==> flow/design.v <==
`timescale 1ns / 1ps
module fifo(
    input clk,
    input rst,
    input push,
    input pop,
    input [7:0] data_in,
    output reg [7:0] data_out,
    output full,
    output empty,
    output reg error
);
    reg [7:0] fifo [0:15];
    reg [4:0] head;   
    reg [4:0] tail;   
    assign empty = (head == tail);
    assign full = ((head[3:0] == tail[3:0]) && (head[4] != tail[4]));
    wire [4:0] count = (head >= tail) ? (head - tail) : (16 + head - tail);
    always @(posedge clk or posedge rst) begin
        if (rst) begin
            head <= 0;
            tail <= 0;
            data_out <= 0;
            error <= 0;
        end
        else begin
            error <= 0;
            if (push && pop) begin
                if (empty) begin
                    error <= 1;   
                    if (!full) begin
                        fifo[head[3:0]] <= data_in;
                        head <= head + 1;
                    end
                end
                else if (full) begin
                    error <= 1;   
                    data_out <= fifo[tail[3:0]];
                    tail <= tail + 1;
                end
                else begin
                    fifo[head[3:0]] <= data_in;
                    data_out <= fifo[tail[3:0]];
                    head <= head + 1;
                    tail <= tail + 1;
                end
            end
            else if (push) begin
                if (!full) begin
                    fifo[head[3:0]] <= data_in;
                    head <= head + 1;
                end
                else begin
                    error <= 1;   
                end
            end
            else if (pop) begin
                if (!empty) begin
                    data_out <= fifo[tail[3:0]];
                    tail <= tail + 1;
                end
                else begin
                    error <= 1;   
                end
            end
            if (head[3:0] == 4'b1111) head[4] <= ~head[4];
            if (tail[3:0] == 4'b1111) tail[4] <= ~tail[4];
        end
    end
endmodule
==> From RTL to reports: fifo <==
What the tools print for fifo, step after step.
Line numbers count from 1 in the design file above.
Operators: Yosys type, input widths -> output width; for muxes data width and select width s.
{ "design": {"design": "fifo", "clock": "clk", "library": "sky130hd", "lib_corner": "tt_025C_1v80"} }

==> Word level <==
Source: Yosys, flattened and elaborated. Widths are those after wreduce. Registers that Yosys merges into a memory's read port (data or address) are not register bits. Print and check cells do not count. Equal cells are merged and count once.
{ "word_totals": {"output_inout_bits": 11, "in_bits": 12, "register_bits": 147} }
{ "classes": {"addsub": 2, "mux": 91, "n_reduce_logical": 12, "equal": 35, "bitwise": 4} }
{ "ops": {"columns": ["operator", "n"], "rows": [
  ["$mux 8", 68],
  ["$pmux 8 s16", 1],
  ["$eq 4x4->1 const B", 16],
  ["$eq 4x3->1 const B", 8],
  ["$mux 4", 7],
  ["$eq 4x2->1 const B", 4],
  ["$mux 1", 15],
  ["$add 5x1->5 const B", 2],
  ["$eq 4x1->1 const B", 2],
  ["$logic_not 4->1", 2],
  ["$reduce_and 2->1", 3],
  ["$reduce_bool 3->1", 2],
  ["$eq 5x5->1", 1],
  ["$not 1->1", 4],
  ["$reduce_bool 2->1", 2],
  ["$eq 4x4->1", 1],
  ["$ne 3x1->1 const B", 1],
  ["$reduce_and 3->1", 1],
  ["$logic_and 1x1->1", 2],
  ["$ne 2x1->1 const B", 1],
  ["$ne 1x1->1", 1]
]} }

==> Longest topological paths <==
Depth = most cells in a row (Yosys ltp): at word level without a register or memory, in the mapped netlist without a sequential cell, where the memories' decode and read muxes count.
{ "depth": {"ltp_word": 6, "ABC_AREA": 0, "mapped_depth": 9} }

==> After synthesis <==
The flow's flattened synthesis, as Yosys stat reports it; memories are mapped. The netlist is that of the ABC_AREA named above (0 if unset); the other value can give another one.
The area totals of this step are shown rounded.
{ "by_type": {"columns": ["type", "n"], "rows": [
  ["sky130_fd_sc_hd__edfxtp_1", 128],
  ["sky130_fd_sc_hd__dfrtp_1", 19],
  ["sky130_fd_sc_hd__a22oi_1", 18],
  ["sky130_fd_sc_hd__nand2_1", 34],
  ["sky130_fd_sc_hd__ha_1", 8],
  ["sky130_fd_sc_hd__mux2i_1", 10],
  ["sky130_fd_sc_hd__xnor2_1", 11],
  ["sky130_fd_sc_hd__nor2_1", 24],
  ["sky130_fd_sc_hd__nand3_1", 13],
  ["sky130_fd_sc_hd__a221oi_1", 7],
  ["sky130_fd_sc_hd__a21oi_1", 11],
  ["sky130_fd_sc_hd__buf_2", 9],
  ["sky130_fd_sc_hd__a211oi_1", 5],
  ["sky130_fd_sc_hd__o22ai_1", 6],
  ["sky130_fd_sc_hd__o31ai_1", 5],
  ["sky130_fd_sc_hd__a22o_1", 4],
  ["sky130_fd_sc_hd__o21ai_0", 7],
  ["sky130_fd_sc_hd__buf_6", 3]
]} }
Not listed: further types 35, cells in them 78.
{ "mapped": {"mapped_area_um2": 5970, "flip_flops": 147, "mapped_cells": 400, "seq_area_um2": 4320} }

==> Path before layout <==
OpenSTA on the mapped netlist: ideal clock, no wires. The path of least setup slack (recovery checks aside). Input and output delay are each 20% of the period. Register names are those of the netlist, which keeps one name where synthesis merged equal registers.
{ "synth_timing": {"path_kind": "input port to flip-flop", "startpoint": "input port rst", "endpoint": "register fifo[2][0]", "launch_ns": 0.620, "stages": 5, "arrival_time_ns": 2.115, "tclk_ns": 3.1, "required_ns": 2.717, "path_delay_ns": 1.878, "setup_slack_ns": 0.602, "setup_time_ns": 0.383, "path_buffers": 0, "input_delay_ns": 0.620, "period_less_setup_slack_ns": 2.498} }
"path_delay_ns" = arrival - input delay + setup time.
"stages": output pins that drive a net of the path, with the launching flip-flop's if there is one; two outputs of one cell count as two.
"period_less_setup_slack_ns" is the clock period less the worst setup slack; recovery checks do not enter. This is arithmetic on one report: input and output delays are still those of the set period (20% each).
The rows between start and end are the longest chain of elaborated cells between them; the timing report does not say that the signal goes this way. Where chains are equally long, one stands for them.
A line is the first line of the expression or statement that the cell stems from. Yosys adds cells for indexed reads and writes and turns some case tables into memories.
Where a signal picks the word or bit written, the line may be left out of the assigning lines.
{ "synth_between": {"path_cell_list": "sky130_fd_sc_hd__inv_1 > sky130_fd_sc_hd__nand2_1 > sky130_fd_sc_hd__a21oi_1 > sky130_fd_sc_hd__nand2_1 > sky130_fd_sc_hd__nor3_1", "elab_chain_cells": 2} }
{ "synth_rtl": {"columns": ["item", "line", "source"], "rows": [
  ["from (decl)", 4, "input rst,"],
  ["$not 1->1", null, null],
  ["$reduce_and 2->1", null, null],
  ["to (decl)", 13, "reg [7:0] fifo [0:15];"]
]} }

==> Worst path after layout <==
From the final timing report of entry A: the path of least setup slack in the routed layout; clock arrival at registers is part of the times.
{ "layout_timing": {"path_kind": "flip-flop to flip-flop", "startpoint": "register tail[0]", "endpoint": "register fifo[3][2]", "setup_slack_ns": -0.05, "setup_time_ns": 0.28, "stages": 8, "required_ns": 2.22, "tclk_ns": 2.08, "launch_ns": 0.42, "path_buffers": 2, "arrival_time_ns": 2.27} }
The rows between start and end are the longest chain of elaborated cells between them; the timing report does not say that the signal goes this way. Where chains are equally long, one stands for them.
At most two assigning lines are given for a register; there are more.
Where a signal picks the word or bit written, the line may be left out of the assigning lines.
{ "layout_between": {"path_cell_list": "sky130_fd_sc_hd__dfrtp_2 > sky130_fd_sc_hd__buf_6 > sky130_fd_sc_hd__xnor2_4 > sky130_fd_sc_hd__and4_4 > sky130_fd_sc_hd__a21oi_4 > sky130_fd_sc_hd__nand2_2 > sky130_fd_sc_hd__nor3_4 > sky130_fd_sc_hd__buf_4", "elab_chain_cells": 5} }
{ "layout_rtl": {"columns": ["item", "line", "source"], "rows": [
  ["from (decl)", 15, "reg [4:0] tail;"],
  ["from (assign)", 39, "tail <= tail + 1;"],
  ["from (assign)", 45, "tail <= tail + 1;"],
  ["$eq 4x4->1", 17, "assign full = ((head[3:0] == tail[3:0]) && (head[4] != tail[4]));"],
  ["$logic_and 1x1->1", 17, null],
  ["$mux 8", 49, "if (!full) begin"],
  ["$mux 8", 48, "else if (push) begin"],
  ["$mux 8", 28, "if (push && pop) begin"],
  ["to (decl)", 13, "reg [7:0] fifo [0:15];"]
]} }

Subject: fifo on sky130hd, stored results

Hello all,

Settings and measured results of 2 stored flow runs for module fifo (sky130hd), not sorted in any way. The constraints put input and output delay at 20% of the set period each and load the outputs with 0.01 pF.
"achievedPeriod_ns" is the run's clock period less its worst setup slack. It is reckoned from that one timing run; input and output delays stay at 20% of the period that was set.
"design_power_uw" rests on the timing tool's default activity at the inputs, not on a simulated workload.
Values from the reports are rounded here.

Entry A
==> flow/run.sh <==
#!/bin/bash
# the make line also repeats the synthesis and layout settings of config.mk as NAME=value (left out here)
make -C /OpenROAD-flow-scripts/flow DESIGN_CONFIG=/design/flow/config.mk WORK_HOME=/design/flow/orfs CLKGATE_MAP_FILE= finish
==> flow/config.mk <==
export PLATFORM = sky130hd
export DESIGN_NAME = fifo
export DESIGN_NICKNAME = fifo
export VERILOG_FILES = /design/flow/design.v
export SDC_FILE = /design/flow/constraint.sdc
export NUM_CORES = 4
export LEC_CHECK = 0
export CAP_MARGIN = 20
export CORE_MARGIN = 7
export CORE_UTILIZATION = 26
export CTS_CLUSTER_SIZE = 84
export GPL_TIMING_DRIVEN = 0
export SLEW_MARGIN = 20
export TNS_END_PERCENT = 25
==> flow/constraint.sdc <==
create_clock -name core_clock -period 2.08 [get_ports {clk}]
set_input_delay 0.4160 -clock core_clock [delete_from_list [all_inputs] [get_ports {clk}]]
set_output_delay 0.4160 -clock core_clock [all_outputs]
set_load 0.01 [all_outputs]

==> results of entry A, as JSON <==
{
  "yosys.chip_area_um2": 5970,
  "fin_util_pct": 36.1,
  "dieArea_um2": 27400,
  "achievedPeriod_ns": 2.130,
  "design_power_uw": 12200,
  "final_setup_ws_ns": -0.050,
  "finalCellArea_um2": 8160,
  "timing.setup.tns_ns": -1.05
}

Entry B
==> flow/run.sh <==
#!/bin/bash
# the make line also repeats the synthesis and layout settings of config.mk as NAME=value (left out here)
make -C /OpenROAD-flow-scripts/flow DESIGN_CONFIG=/design/flow/config.mk WORK_HOME=/design/flow/orfs CLKGATE_MAP_FILE= finish
==> flow/config.mk <==
export PLATFORM = sky130hd
export DESIGN_NAME = fifo
export DESIGN_NICKNAME = fifo
export VERILOG_FILES = /design/flow/design.v
export SDC_FILE = /design/flow/constraint.sdc
export NUM_CORES = 4
export LEC_CHECK = 0
export CAP_MARGIN = 20
export CORE_MARGIN = 2
export CORE_UTILIZATION = 40
export SLEW_MARGIN = 20
==> flow/constraint.sdc <==
create_clock -name core_clock -period 2.6 [get_ports {clk}]
set_input_delay 0.5200 -clock core_clock [delete_from_list [all_inputs] [get_ports {clk}]]
set_output_delay 0.5200 -clock core_clock [all_outputs]
set_load 0.01 [all_outputs]

==> results of entry B, as JSON <==
{
  "yosys.chip_area_um2": 5970,
  "fin_util_pct": 49.5,
  "dieArea_um2": 15900,
  "achievedPeriod_ns": 2.508,
  "design_power_uw": 8250,
  "final_setup_ws_ns": 0.092,
  "finalCellArea_um2": 7190,
  "timing.setup.tns_ns": 0.000
}

Thanks
